==> flow/design.v <==
module BrianHG_display_rmem #(
parameter int                       PORT_ADDR_SIZE      = 24 ,   
parameter int                       PORT_VECTOR_SIZE    = 12 ,   
parameter int                       PORT_R_DATA_WIDTH   = 128    
)(
input  logic                        CMD_CLK           ,
input  logic                        reset             ,
input  logic        [2:0]           DISP_pixel_bytes  ,          
input  logic        [31:0]          DISP_mem_addr     ,          
input  logic        [15:0]          DISP_bitmap_width ,          
input  logic        [13:0]          DISP_xsize        ,          
input  logic        [13:0]          DISP_ysize        ,          
input  logic        [13:0]          DISP_xpos         ,          
input  logic        [13:0]          DISP_ypos         ,          
input  logic                        read_busy_in      ,          
output logic                        read_req_out      ,
output logic [PORT_ADDR_SIZE-1:0]   read_adr_out      ,
output logic [PORT_VECTOR_SIZE-1:0] read_line_mem_adr ,
input  logic                        VID_xena_in       ,          
input  logic                        VID_yena_in       ,          
output logic [1:0]                  VID_xpos_out      ,          
output logic                        VID_ypos_out                 
);
localparam   READ_WORD_SIZE   = PORT_R_DATA_WIDTH/8 ;      
localparam   PIXEL_WORD_SHIFT = $clog2(READ_WORD_SIZE) ;   
logic                       VID_xena_in_dl,hs_reset ;
logic [1:0]                 pixel_byte_shift ;
logic [PORT_ADDR_SIZE-1:0]  disp_addr, mem_addr;
logic [11:0]                rast_y;
logic [11:0]                read_count;
logic [11:0]                lb_waddr;
always_comb begin
    hs_reset = VID_xena_in && !VID_xena_in_dl;   
    case (DISP_pixel_bytes) 
            2 : pixel_byte_shift = 1 ;
            4 : pixel_byte_shift = 2 ;
      default : pixel_byte_shift = 0 ;
    endcase
    read_line_mem_adr = PORT_VECTOR_SIZE'(lb_waddr) ;
end  
always_ff @(posedge CMD_CLK) begin 
if (reset) begin               
            VID_xpos_out       <= 0 ;
            VID_ypos_out       <= 0 ;
            read_req_out       <= 0 ;
            read_adr_out       <= 0 ;
            lb_waddr           <= 0 ;
            VID_xena_in_dl     <= 0 ;
            disp_addr          <= 0 ;
            mem_addr           <= 0 ;
            rast_y             <= 0 ;
            read_count         <= 0 ;
    end else begin
    VID_xena_in_dl <= VID_xena_in;
    disp_addr      <= ((DISP_bitmap_width * DISP_ypos + DISP_xpos) << pixel_byte_shift) ;  
    VID_ypos_out   <= !rast_y[0] ;                           
        if (hs_reset) begin                                  
                if (!VID_yena_in) begin                      
                rast_y            <= 0 ;
                read_req_out      <= 0 ;
                VID_xpos_out      <= DISP_xpos[1:0] ;        
                mem_addr          <= PORT_ADDR_SIZE'(DISP_mem_addr + disp_addr) ;
                end else begin
                rast_y                 <= rast_y + 1'b1 ;
                read_req_out           <= 0 ;
                mem_addr               <= mem_addr + (DISP_bitmap_width<<pixel_byte_shift) ;
                read_adr_out           <= mem_addr ;
                lb_waddr               <= 12'((!rast_y[0])<<9) ;                   
                read_count             <= 12'( DISP_xsize >> pixel_byte_shift ) ;  
                end
        end else begin  
                if (!read_busy_in && !read_count[11]) begin      
                                                       read_req_out      <= 1 ;   
                                                       read_count        <= read_count - 1'd1 ;                
                end else                               read_req_out      <= 0 ;   
                if (read_req_out ) begin                                      
                     read_adr_out      <= PORT_ADDR_SIZE'(read_adr_out + READ_WORD_SIZE) ;    
                     lb_waddr          <= lb_waddr + 1'd1 ;                  
                end
        end  
    end  
end  
endmodule
# == Step by step through the tools: BrianHG_display_rmem ==
# Tool output for the design above, in the order of the flow.
# Line numbers count from 1 in the design file above.
# Library cell names are shortened.
# The mark - stands for no value.
# design
top,BrianHG_display_rmem
clock_port,CMD_CLK
cell_library,sky130hd
lib_corner,tt_025C_1v80

# == Word level ==
# Source: Yosys, flattened and elaborated, memories not mapped. Widths are those after wreduce. Registers that Yosys merges into a memory's read port (data or address) are not register bits. Print and check cells do not count.
# word_totals
input_bits,112
out_inout_bits,40
elab_cells,51
register_bits,113
# op_classes
shifts,3
eq_ne,3
addsub,7
mux,13
multipliers,1
bitwise,1
reduce_and_logical,13
# ops
cell,count
multiplier 16 x 14 -> 24 bit,1
2-to-1 mux 24 bit,4
2-to-1 mux 12 bit,7
adder 24 bit,2
adder 12 x 1 -> 12 bit (second input constant),2
left shift 16 x 2 -> 24 bit,1
adder 24 x 14 -> 24 bit,1
left shift 24 x 2 -> 24 bit,1
adder 24 x 5 -> 24 bit (second input constant),1
>> shifter 14 x 2 -> 12 bit,1
subtractor 12 x 1 -> 12 bit (second input constant),1
AND reduction 2 bit,3
logical NOT 1 bit,5
nonzero test 2 bit,2
case mux 2 bit (select 2 bit),1
equality test 3 x 2 -> 1 bit (second input constant),1
equality test 3 bit (second input constant),1
logical AND 1 bit,2
!= test 2 bit (second input constant),1
OR reduction 2 bit,1
NOT 1 bit,1
2-to-1 mux 1 bit,1

# == Logic depth ==
# Depth = most cells in a row (Yosys ltp): at word level without a register or memory, in the mapped netlist without a sequential cell, where the memories' decode and read muxes count.
# logic_depth
ltp_word,5
ABC_AREA,0
mapped_depth,24
mapped_depth_nobuf,23

# == Synthesis result ==
# The flow's flattened synthesis, as Yosys stat reports it; memories are mapped. The netlist is that of the ABC_AREA named above (0 if unset); the other value can give another one.
# by_type
type,count,type_area_um2
fa_1,168,3.36E+03
dfxtp_1,102,2.04E+03
ha_1,112,1.4E+03
inv_1,216,810.778
nand2_1,209,784.502
and2_1,125,782
a21oi_1,110,550.528
xnor2_1,48,420.403
nor2_1,109,409.142
o21ai_0,79,395.379
mux2i_1,32,320.307
clkbuf_1,73,274.013
nand3_1,47,235.226
nor3_1,35,175.168
a211oi_1,23,172.666
xor2_1,19,166.41
mux4_2,7,157.651
and3_1,24,150.144
# Not listed: further types 56, cells in them 210.
# mapped
mapped_area_um2,14209.9
seq_area_um2,2042.0
buf_cells,86
mapped_cells,1748
ffs,102

# == Timing after synthesis ==
# OpenSTA on the mapped netlist: ideal clock, no wires. The path of least setup slack (recovery checks aside). Input and output delay are each 20% of the period. Register names are those of the netlist, which keeps one name where synthesis merged equal registers.
# synth_path
path_type,in2reg
startpoint,input port DISP_ypos[8]
endpoint,register disp_addr[22]
path_stages,20
tclk_ps,6940
path_delay_ps,5646
in_delay_ps,1388
required_time_ps,6818
setup_time_ps,122
path_buffers,1
arrival_time_ps,6912
launch_ps,1388
slack_ps,-94
synth_period_reached_ps,7034
# "path_delay_ps" = arrival - input delay + setup time.
# "path_stages" counts driving pins, that of a launching flip-flop among them; a cell with two outputs on the path counts twice.
# "synth_period_reached_ps" is the clock period less the worst setup slack; recovery checks do not enter. This is arithmetic on one report: input and output delays are still those of the set period (20% each).
# The rows between start and end are the longest chain of elaborated cells between them; the timing report does not say that the signal goes this way. Where chains are equally long, one stands for them.
# A line is the first line of the expression or statement that the cell stems from. Yosys adds cells for indexed reads and writes and turns some case tables into memories.
# synth_between
cell_sequence,clkbuf_1 nand2_1 fa_1 inv_1 fa_1 fa_1 fa_1 fa_1 inv_1 fa_1 inv_1 ha_1 a21o_1 a21o_1 a21o_1 and2_1 o32ai_2 xnor2_1 o22ai_1 a221o_1
elab_chain_len,3
cone_cells,3
lines_between,1
cone_classes,1 x add/sub; 1 x mul; 1 x shift
# synth_lines
element,line_no,source
"start, declared",14,"input  logic        [13:0]          DISP_ypos         ,"
multiplier 16 x 14 -> 24 bit,55,disp_addr      <= ((DISP_bitmap_width * DISP_ypos + DISP_xpos) << pixel_byte_shift) ;
adder 24 x 14 -> 24 bit,55,
left shift 24 x 2 -> 24 bit,55,
"end, assigned",49,disp_addr          <= 0 ;
"end, assigned",55,
"end, declared",28,"logic [PORT_ADDR_SIZE-1:0]  disp_addr, mem_addr;"

# == Worst path after layout ==
# From the final timing report of stored run 1: the path of least setup slack in the routed layout; clock arrival at registers is part of the times.
# The path's times are printed in steps of 10 ps; the period is the one set.
# layout_path
path_type,in2reg
startpoint,input port DISP_ypos[4]
endpoint,register disp_addr[23]
in_delay_ps,890
arrival_time_ps,6450
setup_time_ps,140
required_time_ps,4680
path_buffers,4
slack_ps,-1770
launch_ps,890
path_stages,25
tclk_ps,4450
# The rows between start and end are the longest chain of elaborated cells between them; the timing report does not say that the signal goes this way. Where chains are equally long, one stands for them.
# layout_between
cell_sequence,buf_12 clkbuf_16 buf_4 and2_4 fa_1 inv_1 fa_1 inv_1 fa_1 fa_1 fa_1 inv_1 fa_1 inv_2 ha_4 a21oi_4 o221ai_2 a21oi_2 a21oi_2 o31a_1 buf_6 a21oi_2 nor2_2 nor4b_4 a21oi_2
elab_chain_len,3
cone_cells,3
lines_between,1
cone_classes,1 x add/sub; 1 x mul; 1 x shift
# layout_lines
element,line_no,source
"start, declared",14,"input  logic        [13:0]          DISP_ypos         ,"
multiplier 16 x 14 -> 24 bit,55,disp_addr      <= ((DISP_bitmap_width * DISP_ypos + DISP_xpos) << pixel_byte_shift) ;
adder 24 x 14 -> 24 bit,55,
left shift 24 x 2 -> 24 bit,55,
"end, assigned",49,disp_addr          <= 0 ;
"end, assigned",55,
"end, declared",28,"logic [PORT_ADDR_SIZE-1:0]  disp_addr, mem_addr;"

# Measured data: module BrianHG_display_rmem, platform sky130hd, 2 stored runs of the flow under differing settings, order arbitrary. Input and output delays are each 20% of the period that was set; the output load is 0.01 pF.
# "achievedPeriod_ps": clock period set for the run, less the worst setup slack. It is reckoned from that one timing run; input and output delays stay at 20% of the period that was set.
# "worst_path_ps" = time allowed to the worst setup path (clock period - input delay - output delay, where it has them) - its slack; a late launch clock adds to it, a late capture clock takes from it.
# "worst_path_ps" is known to 10 ps.
# A setting shown as -- is not set for that run.
item,stored run 1,stored run 2
period_ns,4.45,7.58
CORE_UTILIZATION,47,55
SETUP_SLACK_MARGIN,0.32,--
PLACE_DENSITY_LB_ADDON,0.03,--
CORE_ASPECT_RATIO,1.82,0.54
CORE_MARGIN,4,2
CELL_PAD_IN_SITES_GLOBAL_PLACEMENT,0,--
TNS_END_PERCENT,40,80
GPL_TIMING_DRIVEN,0,--
GPL_ROUTABILITY_DRIVEN,1,--
CTS_CLUSTER_SIZE,11,46
SLEW_MARGIN,25,20
MAX_ROUTING_LAYER,met5,--
CAP_MARGIN,20,20
PLACE_DENSITY,--,0.7
setup_worst_slack_ps,-1772,179
final_util_pct,60.9,67.7
worst_path_ps,5330,5880
critical_path_kind,in2reg,in2reg
achievedPeriod_ps,6222,7401
total_negative_slack_ps,-24842,0
synthArea_um2,14209.9,14209.9
total_die_area_um2,33204.9,27199.3
cell_area_final_um2,18058.6,17272.8
